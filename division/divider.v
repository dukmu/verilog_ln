==> flow/design.v <==
module divider #(parameter N=5, parameter M=3)
	(
		input CLK,
		input RESET,  
		input EN,  
		input [N-1:0] dividend,  
		input [M-1:0] divisor,  
		output ACK,  
		output [N-1:0] merchant,  
		output [M-1:0] remainder  
	);
	wire[M-1:0] out_in[N-1:0];
	wire CK[N-1:0];
	divider_cell #(.N(N), .M(M)) cell_0
		(
			.CLK(CLK),
			.RESET(RESET),
			.EN(1'b1),
			.out_ipp({(M-1){1'b0}}),
			.dividend(dividend[N-1]),
			.divisor(divisor),
			.merchant(merchant[N-1]),
			.out(out_in[N-1]),
			.CK(CK[N-1])
		);
	genvar i;
	generate
		for(i=N-2;i>=0;i=i-1) begin:step_x
			divider_cell #(.N(N), .M(M)) cell_x
				(
					.CLK(CLK),
					.RESET(RESET),
					.EN(CK[i+1]),
					.out_ipp(out_in[i+1]),
					.dividend(dividend[i]),
					.divisor(divisor),
					.merchant(merchant[i]),
					.out(out_in[i]),
					.CK(CK[i])
				);
		end
	endgenerate
	assign remainder=out_in[0];
	assign ACK=CK[0];
endmodule
module divider_cell #(parameter N=5, parameter M=3)
    (
        input CLK,
        input RESET,
        input EN,
        input[M-1:0] out_ipp,
        input dividend,
        input[M-1:0] divisor,
        output reg merchant,
        output reg[M-1:0] out,
        output reg CK
    );
    always@(posedge(CLK) or posedge(RESET)) begin
        if(RESET) begin
            CK<=1'b0;
            merchant<=1'b0;
            out<=1'b0;
        end
        else if(EN) begin
            CK<=1'b1;
            if({out_ipp, dividend}>=divisor) begin
                merchant<=1'b1;
                out<={out_ipp, dividend}-divisor;
            end
            else begin
                merchant<=1'b0;
                out<={out_ipp, dividend};
            end
        end
        else begin
            CK<=1'b0;
            merchant<=1'b0;
            out<=1'b0;
        end
    end
endmodule
# --- Tool chain data of divider ---
# The steps from the RTL of divider to its reports follow in flow order.
# Lines are those of the file above, counted from 1.
# Operators: Yosys type, input widths -> output width; for muxes data width and select width s.
# Library cell names are shortened.
setup:
  top: "divider"
  clock_port: "CLK"
  library: "sky130hd"
  corner: "tt_025C_1v80"

# --- Elaborated design ---
# Source: Yosys, flattened and elaborated. Widths are those after wreduce; folded enables and synchronous resets count as part of the registers. Registers that Yosys merges into a memory's read port (data or address) are not register bits. Print and check cells do not count. Equal cells are merged and count once.
classes:
  add_sub_neg: 5
  n_cmp: 5
  muxes: 22
ops:
  columns: ["cell", "count"]
  rows:
  - ["$mux 3", 9]
  - ["$ge 4x3->1", 4]
  - ["$mux 1", 13]
  - ["$sub 3x3->3", 4]
  - ["$sub 1x3->3", 1]
  - ["$ge 1x3->1", 1]
bits:
  register_bits: 25
  input_bits: 11
  output_inout_bits: 9
  elab_cells: 47

# --- Longest topological paths ---
# Yosys ltp: most cells in a row. Word level: on the elaborated netlist, between registers, memories and ports. Mapped: between sequential cells and ports; inverters and the memories' decode and read muxes count.
logic_depth:
  word_depth: 3
  ABC_AREA: 0
  ltp_mapped: 6
  ltp_nobuf: 6

# --- After synthesis ---
# Yosys stat after the flow's synthesis: flattened, memories mapped to cells. It holds for the ABC_AREA given above (unset counts as 0); a run with the other value may have another netlist.
types:
  columns: ["type", "count", "area_total_um2"]
  rows:
  - ["dfrtp_1", 25, 625.6]
  - ["ha_1", 14, 175.168]
  - ["mux2i_1", 10, 100.096]
  - ["fa_1", 4, 80.077]
  - ["nand2b_1", 10, 62.56]
  - ["inv_1", 14, 52.55]
  - ["nand2_1", 14, 52.55]
  - ["a211oi_4", 2, 40.038]
  - ["buf_4", 5, 37.536]
  - ["nand3_1", 6, 30.029]
  - ["a21bo_2", 2, 20.019]
  - ["and2_1", 3, 18.768]
  - ["nor2b_1", 3, 18.768]
  - ["o2bb2ai_1", 2, 17.517]
  - ["xnor2_1", 2, 17.517]
  - ["a21oi_1", 2, 10.01]
  - ["o32a_1", 1, 10.01]
  - ["a211oi_1", 1, 7.507]
# Other cell types: 3; their cells: 4.
mapped:
  cells: 124
  mapped_area_um2: 1392.6
  seqArea_um2: 625.6
  ffs: 25
  n_buf: 5
# By module: a second synthesis without flattening, with its own total; a netlist apart from the flattened one above.
unflattened:
  cells_unflattened: 147
  area_unflattened_um2: 1527.7
# Each row is one instance without its submodules.
by_module:
  columns: ["mod", "instances", "n_cells", "mod_area_um2", "mod_seq_area_um2"]
  rows:
  - ["divider_cell", 5, 29, 304.0, 125.1]
  - ["divider", 1, 2, 7.5, 0.0]

# --- Path before layout ---
# OpenSTA on the mapped netlist: ideal clock, no wires. The path of least setup slack (recovery checks aside). Input and output delay are each 20% of the period. Register names are those of the netlist, which keeps one name where synthesis merged equal registers.
synth_timing:
  path_kind: "input -> register"
  from: "in dividend[1]"
  to: "reg step_x[1].cell_x.out[0]"
  tclk_ps: 2310
  in_delay_ps: 462
  setup_ps: 79
  t_first_pin_ps: 462
  arrival_ps: 1581
  required_time_ps: 2231
  setup_slack_ps: 649
  delay_ps: 1198
  driving_pins: 6
  path_buffers: 0
  synth_period_reached_ps: 1661
# "delay_ps" is the arrival time less input delay plus setup time.
# "driving_pins" counts driving pins, that of a launching flip-flop among them; a cell with two outputs on the path counts twice.
# "synth_period_reached_ps" = period - worst setup slack (recovery checks aside). The figure is calculated, with input and output delays left at 20% of the set period.
# The rows between start and end are the longest chain of elaborated cells between them; the timing report does not say that the signal goes this way. Where chains are equally long, one stands for them.
# Each line given opens the expression or statement behind the cell; cells for indexed reads and writes are added by Yosys, which also makes memories of some case tables.
# A register here has more assigning lines than the two given.
synth_via:
  cell_sequence: "inv_1 -> ha_1 -> fa_1 -> a21bo_2 -> a211oi_4 -> mux2i_1"
  elab_chain_cells: 3
  cells_between: 4
  lines_between: 3
  classes_between: "1 x add/sub; 1 x compare; 2 x mux"
synth_lines:
  columns: ["item", "line_no", "source"]
  rows:
  - ["start, declared", 6, "input [N-1:0] dividend,"]
  - ["$sub 3x3->3", 68, "out<={out_ipp, dividend}-divisor;"]
  - ["$mux 3", 66, "if({out_ipp, dividend}>=divisor) begin"]
  - ["$mux 3", 64, "else if(EN) begin"]
  - ["end, assigned", 68, null]
  - ["end, assigned", 72, "out<={out_ipp, dividend};"]
  - ["end, declared", 55, "output reg[M-1:0] out,"]

# --- Timing after layout ---
# From the final timing report of run 1: the path of least setup slack in the routed layout; clock arrival at registers is part of the times.
# The report prints the path's times to 10 ps; the period is as set.
layout_timing:
  path_kind: "register -> register"
  from: "reg cell_0.out[0]"
  to: "reg step_x[3].cell_x.out[0]"
  tclk_ps: 1520
  setup_ps: 70
  t_first_pin_ps: 320
  arrival_ps: 1820
  required_time_ps: 1770
  setup_slack_ps: -60
  driving_pins: 6
  path_buffers: 0
# The rows between start and end are the longest chain of elaborated cells between them; the timing report does not say that the signal goes this way. Where chains are equally long, one stands for them.
# A register here has more assigning lines than the two given.
layout_via:
  cell_sequence: "dfrtp_2 -> inv_2 -> fa_2 -> a21bo_4 -> a211oi_4 -> mux2i_1"
  elab_chain_cells: 3
  cells_between: 3
  lines_between: 2
  classes_between: "1 x compare; 2 x mux"
layout_lines:
  columns: ["item", "line_no", "source"]
  rows:
  - ["start, declared", 55, "output reg[M-1:0] out,"]
  - ["start, assigned", 68, "out<={out_ipp, dividend}-divisor;"]
  - ["start, assigned", 72, "out<={out_ipp, dividend};"]
  - ["$ge 4x3->1", 66, "if({out_ipp, dividend}>=divisor) begin"]
  - ["$mux 3", 66, null]
  - ["$mux 3", 64, "else if(EN) begin"]
  - ["end, assigned", 68, null]
  - ["end, assigned", 72, null]
  - ["end, declared", 55, null]

# Below are 2 stored runs of the flow (Yosys, OpenROAD; platform sky130hd) on divider, each with its settings and what was measured, unordered. Constraints: input delay and output delay 20% of the set period each, output load 0.01 pF.
# "clock_period_reached_ps" = clock period - worst setup slack. The figure is calculated, with input and output delays left at 20% of the set period.
# By "timing.worst_path_ps" is meant the share of the clock period that the worst setup path is allowed (20% is reserved at inputs, 20% at outputs), minus its slack. Clock arrival times at its registers enter into it.
# "total_power_w" is the tool's figure for a default switching activity; nothing was simulated.
# "timing.worst_path_ps" is given in steps of 10 ps.
runs:
  - name: "run 1"
    settings:
      period_ns: 1.52
      SETUP_SLACK_MARGIN: 0.16
      CAP_MARGIN: 20
      CORE_MARGIN: 2
      CORE_UTILIZATION: 40
      SLEW_MARGIN: 20
    results:
      final_setup_ws_ps: -58
      final_die_area_um2: 3969.6
      clock_period_reached_ps: 1578
      finalUtil_pct: 57.1
      final_cell_area_um2: 1905.6
      yosys_chip_area_um2: 1392.6
      timing.worst_path_ps: 1580
      timing.worst_path_kind: "register -> register"
      setupTns_ps: -187
      total_power_w: 0.00185
  - name: "run 2"
    settings:
      period_ns: 1.91
      CORE_UTILIZATION: 65
      PLACE_DENSITY_LB_ADDON: 0.12
      CORE_ASPECT_RATIO: 0.57
      CORE_MARGIN: 5
      CELL_PAD_IN_SITES_DETAIL_PLACEMENT: 1
      MAX_ROUTING_LAYER: "met4"
      CAP_MARGIN: 20
      SLEW_MARGIN: 20
    outcome: "not finished: placement ended with error DPL-0033"
